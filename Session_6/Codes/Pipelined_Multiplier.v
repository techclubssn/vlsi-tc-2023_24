==> flow/design.v <==
`timescale 1ns / 1ps
module MUL_Stage #(parameter WIDTH=8,ind=0)(
    input[WIDTH-1:0] Mpd_in,
    input[WIDTH-1:0] ppd_in,
    input clk,
    input rst,
    input Multiplier_bit, 
    output reg[WIDTH-1:0] Mpd_out,
    output reg[WIDTH-1:0] ppd_out
    );
    wire[WIDTH-1:0] Mpd_out_w=(ind)?{Mpd_in,1'b0}:Mpd_in;
    always @(posedge clk or negedge rst) begin
        if(rst==1'b0) begin
            ppd_out<={WIDTH{1'b0}};
            Mpd_out<={WIDTH{1'b0}};
        end
        else begin
            ppd_out<=ppd_in+(Mpd_out_w&{WIDTH{Multiplier_bit}});
            Mpd_out<=Mpd_out_w;
        end
    end
endmodule
module Pipeline_MUL_4x4(
    input [3:0] A,
    input [3:0] B,
    input clk,
    input rst,
    output [7:0] Y
    );
    wire[7:0] stage_w[4:0];
    wire[7:0] Mpd_stage[4:0];
    wire[3:0] Multiplier_bit;
    assign stage_w[0]=8'b0,Mpd_stage[0]=A,Y=stage_w[4];
    Pipeline_ShiftReg#(4) sReg(.D(B),
                           .clk(clk),
                           .rst(rst),
                           .sr_out(Multiplier_bit));
    generate
    genvar i;
    for(i=0;i<4;i=i+1) begin
        MUL_Stage#(8,i) st(.Mpd_in(Mpd_stage[i]),
                           .ppd_in(stage_w[i]),
                           .clk(clk),
                           .rst(rst),
                           .Multiplier_bit(Multiplier_bit[i]),
                           .Mpd_out(Mpd_stage[i+1]),
                           .ppd_out(stage_w[i+1]));
    end
    endgenerate
endmodule
Reports on MUL_Stage --
What the tools print for MUL_Stage, step after step. Line numbers count from 1 in the design file above. Operators carry their Yosys type and port widths (W data, S select, Z words). Cell names lack the library's common part. Not given: --
Set-up: top module MUL_Stage, clock input clk, standard-cell library sky130hd, corner tt_025C_1v80

Word level --
Counts by Yosys on the flattened word-level netlist (proc, flatten, opt, wreduce; memories kept). Register bits leave out memories and registers merged into their read ports (data or address); mux counts leave out enables and synchronous resets folded into registers. Print and check cells are left out. Cells with the same type and inputs are merged into one.
Bit counts: register bits after elaboration 16, output and inout port bits 16, cells after elaboration 4, input bits 19
Operators by class: $add $sub $neg 1, bitwise gates (word level) 1
Operators with widths (count):
- $add A8 B8 Y8 | 1
- $and A8 B8 Y8 | 1

Longest topological paths --
Yosys ltp: most cells in a row. Word level: on the elaborated netlist, between registers, memories and ports. Mapped: between sequential cells and ports; inverters and the memories' decode and read muxes count.
Logic depth: word-level depth 2, ABC_AREA 0, gate-level depth with buffers 8, mapped depth without buffers 8

Synthesis result --
Yosys stat after the flow's synthesis: flattened, memories mapped to cells. It holds for the ABC_AREA given above (unset counts as 0); a run with the other value may have another netlist.
Mapped netlist: sequential part of the area 0.0004004 mm², flip-flop cells 16, buffers 0, mapped area 0.000747 mm², cell count 63
Cells by type:
- dfrtp_1 | count 16, area in all 400.384 µm²
- ha_1 | count 7, area in all 87.584 µm²
- and2_1 | count 6, area in all 37.536 µm²
- xnor2_1 | count 4, area in all 35.034 µm²
- a21oi_1 | count 5, area in all 25.024 µm²
- fa_1 | count 1, area in all 20.019 µm²
- inv_1 | count 5, area in all 18.768 µm²
- nand3_1 | count 3, area in all 15.014 µm²
- nor2b_4 | count 1, area in all 13.763 µm²
- nand2_1 | count 3, area in all 11.261 µm²
- and3b_1 | count 1, area in all 8.758 µm²
- o31a_1 | count 1, area in all 8.758 µm²
- xor2_1 | count 1, area in all 8.758 µm²
- a21o_1 | count 1, area in all 7.507 µm²
- o211ai_1 | count 1, area in all 7.507 µm²
- o21a_1 | count 1, area in all 7.507 µm²
- or4_1 | count 1, area in all 7.507 µm²
- a31oi_1 | count 1, area in all 6.256 µm²
Not listed: further types 4, cells in them 4.

Path before layout --
OpenSTA on the mapped netlist: ideal clock, no wires. The path of least setup slack (recovery checks aside). Input and output delay are each 20% of the period. Register names are those of the netlist, which keeps one name where synthesis merged equal registers.
Timing path after synthesis: kind input-to-reg, start point input port Mpd_in[0], end point register ppd_out[6], required time 1871 ps, launch time at the first pin 388 ps, arrival 1764 ps, input delay 388 ps, path slack 108 ps, setup time 69 ps, buffers on the path 0, driving pins on the path 8, path delay 1445 ps, period 1940 ps, synthesis period reached 1832 ps
"path delay" = arrival - input delay + setup time. "driving pins on the path" counts driving pins, that of a launching flip-flop among them; a cell with two outputs on the path counts twice. "synthesis period reached" is the clock period less the worst setup slack; recovery checks do not enter. This is arithmetic on one report: input and output delays are still those of the set period (20% each). The rows between start and end are the longest chain of elaborated cells between them; the timing report does not say that the signal goes this way. Where chains are equally long, one stands for them. A line is the first line of the expression or statement that the cell stems from. Yosys adds cells for indexed reads and writes and turns some case tables into memories.
Between the ends, after synthesis: cell sequence and2_1 > ha_1 > inv_1 > fa_1 > nor2b_4 > o31a_1 > or4_1 > nand3_1, cells in the longest elaborated chain 2, elaborated cells between the ends (all ways) 2, source lines of those cells 1, those cells by class add/sub: 1; logic: 1
Ends and longest elaborated chain, after synthesis:
- start: declaration | line 3 | input[WIDTH-1:0] Mpd_in,
- $and A8 B8 Y8 | line 18 | ppd_out<=ppd_in+(Mpd_out_w&{WIDTH{Multiplier_bit}});
- $add A8 B8 Y8 | line 18
- end: assignment | line 14 | ppd_out<={WIDTH{1'b0}};
- end: assignment | line 18
- end: declaration | line 9 | output reg[WIDTH-1:0] ppd_out

Path in the finished layout --
Path of least setup slack in the final report of record 1 (OpenROAD, finished layout, wires in). Where an end is a register, its clock arrival counts in the times. The report prints the path's times to 10 ps; the period is as set.
Timing path after layout: kind input-to-reg, start point input port Multiplier_bit, end point register ppd_out[6], period 3660 ps, launch time at the first pin 730 ps, setup time 50 ps, required time 3900 ps, arrival 2760 ps, buffers on the path 1, input delay 730 ps, driving pins on the path 9, path slack 1140 ps
The rows between start and end are the longest chain of elaborated cells between them; the timing report does not say that the signal goes this way. Where chains are equally long, one stands for them.
Between the ends, after layout: cell sequence clkdlybuf4s50_1 > and2_1 > ha_1 > inv_1 > fa_1 > nor2b_4 > o31a_1 > or4_1 > nand3_1, cells in the longest elaborated chain 2, elaborated cells between the ends (all ways) 2, source lines of those cells 1, those cells by class add/sub: 1; logic: 1
Ends and longest elaborated chain, after layout:
- start: declaration | line 7 | input Multiplier_bit,
- $and A8 B8 Y8 | line 18 | ppd_out<=ppd_in+(Mpd_out_w&{WIDTH{Multiplier_bit}});
- $add A8 B8 Y8 | line 18
- end: assignment | line 14 | ppd_out<={WIDTH{1'b0}};
- end: assignment | line 18
- end: declaration | line 9 | output reg[WIDTH-1:0] ppd_out

Subject: MUL_Stage on sky130hd, stored results

Hello all,

Flow measurements of MUL_Stage on sky130hd: 2 stored runs with different settings, listed in no order. Input and output delays are each 20% of the period that was set; the output load is 0.01 pF.
"clock period achieved" means the clock period less the worst setup slack. The figure is calculated, with input and output delays left at 20% of the set period.
"critical path time" means the part of the period allowed to the worst setup path (the constraints hold back 20% at inputs and 20% at outputs) less its slack; where the path has registers, the arrival times of their clocks count too.
"critical path time" is given in steps of 10 ps.

[record 1] flow files
==> flow/run.sh <==
#!/bin/bash
# the make line also repeats the synthesis and layout settings of config.mk as NAME=value (left out here)
make -C /OpenROAD-flow-scripts/flow DESIGN_CONFIG=/design/flow/config.mk WORK_HOME=/design/flow/orfs CLKGATE_MAP_FILE= finish
==> flow/config.mk <==
export PLATFORM = sky130hd
export DESIGN_NAME = MUL_Stage
export DESIGN_NICKNAME = MUL_Stage
export VERILOG_FILES = /design/flow/design.v
export SDC_FILE = /design/flow/constraint.sdc
export NUM_CORES = 4
export LEC_CHECK = 0
export CAP_MARGIN = 15
export CELL_PAD_IN_SITES_GLOBAL_PLACEMENT = 3
export CORE_MARGIN = 2
export CORE_UTILIZATION = 26
export CTS_CLUSTER_DIAMETER = 138
export CTS_CLUSTER_SIZE = 95
export GPL_ROUTABILITY_DRIVEN = 1
export GPL_TIMING_DRIVEN = 1
export MAX_ROUTING_LAYER = met5
export SLEW_MARGIN = 25
==> flow/constraint.sdc <==
create_clock -name core_clock -period 3.66 [get_ports {clk}]
set_input_delay 0.7320 -clock core_clock [delete_from_list [all_inputs] [get_ports {clk}]]
set_output_delay 0.7320 -clock core_clock [all_outputs]
set_load 0.01 [all_outputs]

[record 1] result: synthesis area 0.000747 mm²; post-route utilization 42.5 %; setup TNS 0 ps; clock period achieved 2524 ps; die footprint 0.0033178 mm²; worst setup slack after layout 1136 ps; critical path time 1790 ps; critical path type input-to-reg

[record 2] flow files
==> flow/run.sh <==
#!/bin/bash
# the make line also repeats the synthesis and layout settings of config.mk as NAME=value (left out here)
make -C /OpenROAD-flow-scripts/flow DESIGN_CONFIG=/design/flow/config.mk WORK_HOME=/design/flow/orfs CLKGATE_MAP_FILE= finish
==> flow/config.mk <==
export PLATFORM = sky130hd
export DESIGN_NAME = MUL_Stage
export DESIGN_NICKNAME = MUL_Stage
export VERILOG_FILES = /design/flow/design.v
export SDC_FILE = /design/flow/constraint.sdc
export NUM_CORES = 4
export LEC_CHECK = 0
export CAP_MARGIN = 20
export CELL_PAD_IN_SITES_DETAIL_PLACEMENT = 1
export CORE_MARGIN = 2
export CORE_UTILIZATION = 30
export GPL_ROUTABILITY_DRIVEN = 0
export MAX_ROUTING_LAYER = met4
export PLACE_DENSITY_LB_ADDON = 0.05
export SETUP_SLACK_MARGIN = -0.05
export SLEW_MARGIN = 20
==> flow/constraint.sdc <==
create_clock -name core_clock -period 1.42 [get_ports {clk}]
set_input_delay 0.2840 -clock core_clock [delete_from_list [all_inputs] [get_ports {clk}]]
set_output_delay 0.2840 -clock core_clock [all_outputs]
set_load 0.01 [all_outputs]

[record 2] result: synthesis area 0.000747 mm²; post-route utilization 60.9 %; setup TNS -248 ps; clock period achieved 1597 ps; die footprint 0.0029052 mm²; worst setup slack after layout -177 ps; critical path time 1310 ps; critical path type input-to-reg

Thanks
